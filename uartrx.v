==> flow/design.v <==
`timescale 1ns / 1ps
module uartrx #(parameter div=234)(
    input clk,
    input rst,
    input rxd,
    output reg [7:0] data,
    output reg req
    );
	reg startbit;
	reg [3:0] state,nextstate;
	wire uartbit;
	wire nextbit;
	reg [7:0] tempdata;
	wire shift;
	assign req1 = (nextstate == 0 & state == 10);
	always @(posedge clk or posedge rst) begin
		if(rst) data <= 0;
		else if(req1) data <= tempdata;
	end
        always @(posedge clk or posedge rst) begin
		if(rst) req <= 0;
                else req <= req1;
        end
	always @(posedge clk or posedge rst) begin
		if(rst) tempdata <= 0;
		else if(shift) tempdata <= { uartbit , tempdata[7:1] };
	end
	reg [3:0] inreg;
	wire [2:0] insum;
	always @(posedge clk or posedge rst) begin
		if(rst) inreg <= 4'hF;
		else inreg <= { inreg[2:0] , rxd };
	end
	assign insum = ( { 2'b00 , inreg[3] } + { 2'b00 , inreg[2] } + { 2'b00 , inreg[1] } + { 2'b00 , inreg[0] });
	assign uartbit = insum > 1; 
	reg [31:0] regcount;
	always @(posedge clk or posedge rst) begin
		if(rst) begin
                        startbit <= 0;
		        regcount <= 0;
		end
		else begin
			startbit <= 0;
			if(~uartbit & (state == 0) & (startbit == 0)) begin
		        	regcount <= div/2;
				startbit <= 1;
			end
			else if(regcount == (div-1)) regcount <= 0;
			else regcount <= regcount + 1;
		end
	end
	assign nextbit = (regcount == 0);
	always @(posedge clk or posedge rst) begin
		if(rst) state <= 0;
		else state <= nextstate;
	end
	always @(*) begin
		nextstate <= state;
		case(state)
			4'h0: begin
				if(startbit) nextstate <= 1;
			      end
			4'h1: if(nextbit) nextstate <=2;
			4'h2: if(nextbit) nextstate <=3;
			4'h3: if(nextbit) nextstate <=4;
			4'h4: if(nextbit) nextstate <=5;
			4'h5: if(nextbit) nextstate <=6;
			4'h6: if(nextbit) nextstate <=7;
			4'h7: if(nextbit) nextstate <=8;
			4'h8: if(nextbit) nextstate <=9;
			4'h9: if(nextbit) nextstate <=10;
			4'hA: if(nextbit) nextstate <= 0;
		endcase 
	end
	assign shift = nextbit & (state >= 2 && state <= 9);
endmodule
# From RTL to reports: uartrx
# Tool output for the design above, in the order of the flow.
# Line numbers count from 1 in the design file above.
# Library cell names are shortened.
# A cell with n/a has no value.
[design]
top = "uartrx"
clock_port = "clk"
lib = "sky130hd"
corner = "tt_025C_1v80"

# Word level
# Source: Yosys, flattened and elaborated, memories not mapped. Widths are those after wreduce; folded enables and synchronous resets count as part of the registers. Registers that Yosys merges into a memory's read port (data or address) are not register bits. Print and check cells do not count. Equal cells are merged and count once.
[bits]
regBits = 58
out_inout_bits = 9
[classes]
n_mux = 15
reduce_logical = 4
eq_ne = 11
cmp = 3
n_addsub = 4
bitwise = 6
[op_table]
columns = ["cell", "count"]
rows = [
  ["32-bit two-way mux", 2],
  ["4-bit case mux with 11-bit select", 1],
  ["4-bit two-way mux", 11],
  ["32-bit by 1-bit adder with 32-bit output (second input constant)", 1],
  ["32-bit by 8-bit == test with 1-bit output (second input constant)", 1],
  ["32-bit zero test", 1],
  ["4-bit by 3-bit == test with 1-bit output (second input constant)", 4],
  ["4-bit == test (second input constant)", 3],
  ["4-bit by 2-bit == test with 1-bit output (second input constant)", 2],
  ["4-bit zero test", 2],
  ["1-bit bitwise AND", 4],
  ["4-bit by 1-bit == test with 1-bit output (second input constant)", 1],
  ["4-bit by 2-bit >= comparator with 1-bit output (second input constant)", 1],
  ["4-bit <= comparator (second input constant)", 1],
  ["2-bit by 1-bit adder with 3-bit output", 1],
  ["3-bit by 1-bit adder with 3-bit output", 1],
  ["3-bit by 1-bit greater-than comparator with 1-bit output (second input constant)", 1],
  ["1-bit by 1-bit adder with 2-bit output", 1],
  ["1-bit NOT", 2],
  ["1-bit logical AND", 1],
  ["1-bit two-way mux", 1],
]

# Logic depth
# Depth = most cells in a row (Yosys ltp): at word level without a register or memory, in the mapped netlist without a sequential cell, where the memories' decode and read muxes count.
[depth]
ltp_word = 8
ABC_AREA = 0
depth_mapped = 7
depth_no_buf = 6

# Netlist
# The flow's flattened synthesis, as Yosys stat reports it; memories are mapped. The netlist is that of the ABC_AREA named above (0 if unset); the other value can give another one.
[synth_totals]
buffers = 10
seq_area_um2 = 1632.8
cells = 276
yosys_area_um2 = 3074.2
ffs = 65
[by_type]
columns = ["cell", "count"]
rows = [
  ["dfrtp_1", 60],
  ["mux2_2", 24],
  ["dfstp_2", 5],
  ["a21oi_1", 18],
  ["o21ai_0", 17],
  ["nand3_1", 14],
  ["xor2_1", 8],
  ["nand4_1", 10],
  ["and4_1", 7],
  ["nor4_1", 9],
  ["or3_1", 9],
  ["inv_1", 12],
  ["nand2_1", 12],
  ["o31ai_1", 6],
  ["or4_1", 6],
  ["nor4_4", 2],
  ["ha_1", 3],
  ["nor2_1", 10],
]
# Not listed: further types 23, cells in them 44.

# Path before layout
# Source: OpenSTA report_checks on the synthesized netlist (no wires, ideal clock, input and output delay 20% of the period each), path of least setup slack; recovery checks are left aside. Register names are those of the netlist, which keeps one name where synthesis merged equal registers.
[synth_timing]
path_type = "register to register"
from = "register inreg[0]"
to = "register regcount[19]"
tclk_ns = 2.21
t_arrival_ns = 1.984
delay_ns = 2.120
stages = 8
setup_slack_ns = 0.090
launch_ns = 0.000
synth_period_reached_ns = 2.12
# "delay_ns" = arrival - input delay + setup time.
# "stages": output pins that drive a net of the path, with the launching flip-flop's if there is one; two outputs of one cell count as two.
# "synth_period_reached_ns" is the clock period less the worst setup slack; recovery checks do not enter. This is arithmetic on one report: input and output delays are still those of the set period (20% each).
# Between the ends stands the longest chain of elaborated cells between them, by number of cells; it is not shown to be the way that was timed. Of several equally long chains one is given.
# A line is the first line of the expression or statement that the cell stems from. Yosys adds cells for indexed reads and writes and turns some case tables into memories.
# A register here has more assigning lines than the two given.
[synth_between]
path_cell_list = "dfstp_2 > inv_1 > fa_1 > nand2b_1 > nand3_1 > o21ai_1 > clkbuf_1 > a21oi_1"
elab_chain_len = 6
cells_between = 6
classes_between = "1 x add/sub; 1 x compare; 1 x mux; 3 x logic"
[synth_lines]
columns = ["item", "line", "rtl"]
rows = [
  ["start, declared", 28, "reg [3:0] inreg;"],
  ["start, assigned", 31, "if(rst) inreg <= 4'hF;"],
  ["start, assigned", 32, "else inreg <= { inreg[2:0] , rxd };"],
  ["3-bit by 1-bit adder with 3-bit output", 34, "assign insum = ( { 2'b00 , inreg[3] } + { 2'b00 , inreg[2] } + { 2'b00 , inreg[1] } + { 2'b00 , inreg[0] });"],
  ["3-bit by 1-bit greater-than comparator with 1-bit output", 35, "assign uartbit = insum > 1;"],
  ["1-bit NOT", 44, "if(~uartbit & (state == 0) & (startbit == 0)) begin"],
  ["1-bit bitwise AND x2", 44, ""],
  ["32-bit two-way mux", 44, ""],
  ["end, assigned", 45, "regcount <= div/2;"],
  ["end, assigned", 49, "else regcount <= regcount + 1;"],
  ["end, declared", 36, "reg [31:0] regcount;"],
]

# Timing after layout
# Path of least setup slack in the final report of run 1 (OpenROAD, finished layout, wires in). Where an end is a register, its clock arrival counts in the times.
[layout_timing]
path_type = "register to register"
from = "register regcount[23]"
to = "register regcount[20]"
stages = 8
t_arrival_ns = 2.31
setup_slack_ns = -0.61
launch_ns = 0.35
tclk_ns = 1.48
# Between the ends stands the longest chain of elaborated cells between them, by number of cells; it is not shown to be the way that was timed. Of several equally long chains one is given.
# A register here has more assigning lines than the two given.
[layout_between]
path_cell_list = "dfrtp_2 > nor4_4 > buf_4 > nand4_1 > o21ai_4 > buf_12 > buf_12 > a21oi_4"
elab_chain_len = 3
cells_between = 3
classes_between = "1 x eq/ne; 2 x mux"
[layout_lines]
columns = ["item", "line", "rtl"]
rows = [
  ["start, declared", 36, "reg [31:0] regcount;"],
  ["start, assigned", 45, "regcount <= div/2;"],
  ["start, assigned", 49, "else regcount <= regcount + 1;"],
  ["32-bit by 8-bit == test with 1-bit output", 48, "else if(regcount == (div-1)) regcount <= 0;"],
  ["32-bit two-way mux", 48, ""],
  ["32-bit two-way mux", 44, "if(~uartbit & (state == 0) & (startbit == 0)) begin"],
  ["end, assigned", 45, ""],
  ["end, assigned", 49, ""],
  ["end, declared", 36, ""],
]

# 2 stored runs of uartrx in the flow (synthesis by Yosys, layout by OpenROAD, sky130hd cells), in arbitrary order. Constraints: input delay and output delay 20% of the set period each, output load 0.01 pF.
# "timing.achieved_period_ns" means the clock period less the worst setup slack. The figure is calculated, with input and output delays left at 20% of the set period.
# "worst_path_time_ns" = time allowed to the worst setup path (clock period - input delay - output delay, where it has them) - its slack; a late launch clock adds to it, a late capture clock takes from it.
# "totalPower_mw": no workload was simulated; the value follows from the tool's default switching activity.

[[run]]
name = "run 1"
[run.settings]
period_ns = 1.48
CORE_UTILIZATION = 34
PLACE_DENSITY_LB_ADDON = 0.02
CORE_ASPECT_RATIO = 0.89
CORE_MARGIN = 5
CELL_PAD_IN_SITES_DETAIL_PLACEMENT = 2
TNS_END_PERCENT = 80
CTS_CLUSTER_SIZE = 77
CTS_CLUSTER_DIAMETER = 100
CAP_MARGIN = 20
MAX_ROUTING_LAYER = "met5"
SLEW_MARGIN = 20
[run.results]
final_stdcell_area_um2 = 4829.6
totalPower_mw = 3.356
utilization_pct = 55.3
ys_area_um2 = 3074.2
worst_path_time_ns = 2.09
worst_path_kind = "register to register"
timing.achieved_period_ns = 2.095
setupTns_ns = -31.408
final_setup_ws_ns = -0.615
final_die_area_um2 = 11046.8

[[run]]
name = "run 2"
[run.settings]
period_ns = 2.03
CAP_MARGIN = 20
CORE_MARGIN = 2
CORE_UTILIZATION = 40
SLEW_MARGIN = 20
[run.results]
final_stdcell_area_um2 = 3896.2
totalPower_mw = 2.464
utilization_pct = 53.1
ys_area_um2 = 3074.2
worst_path_time_ns = 1.96
worst_path_kind = "register to register"
timing.achieved_period_ns = 1.955
setupTns_ns = 0.000
final_setup_ws_ns = 0.075
final_die_area_um2 = 8402.5
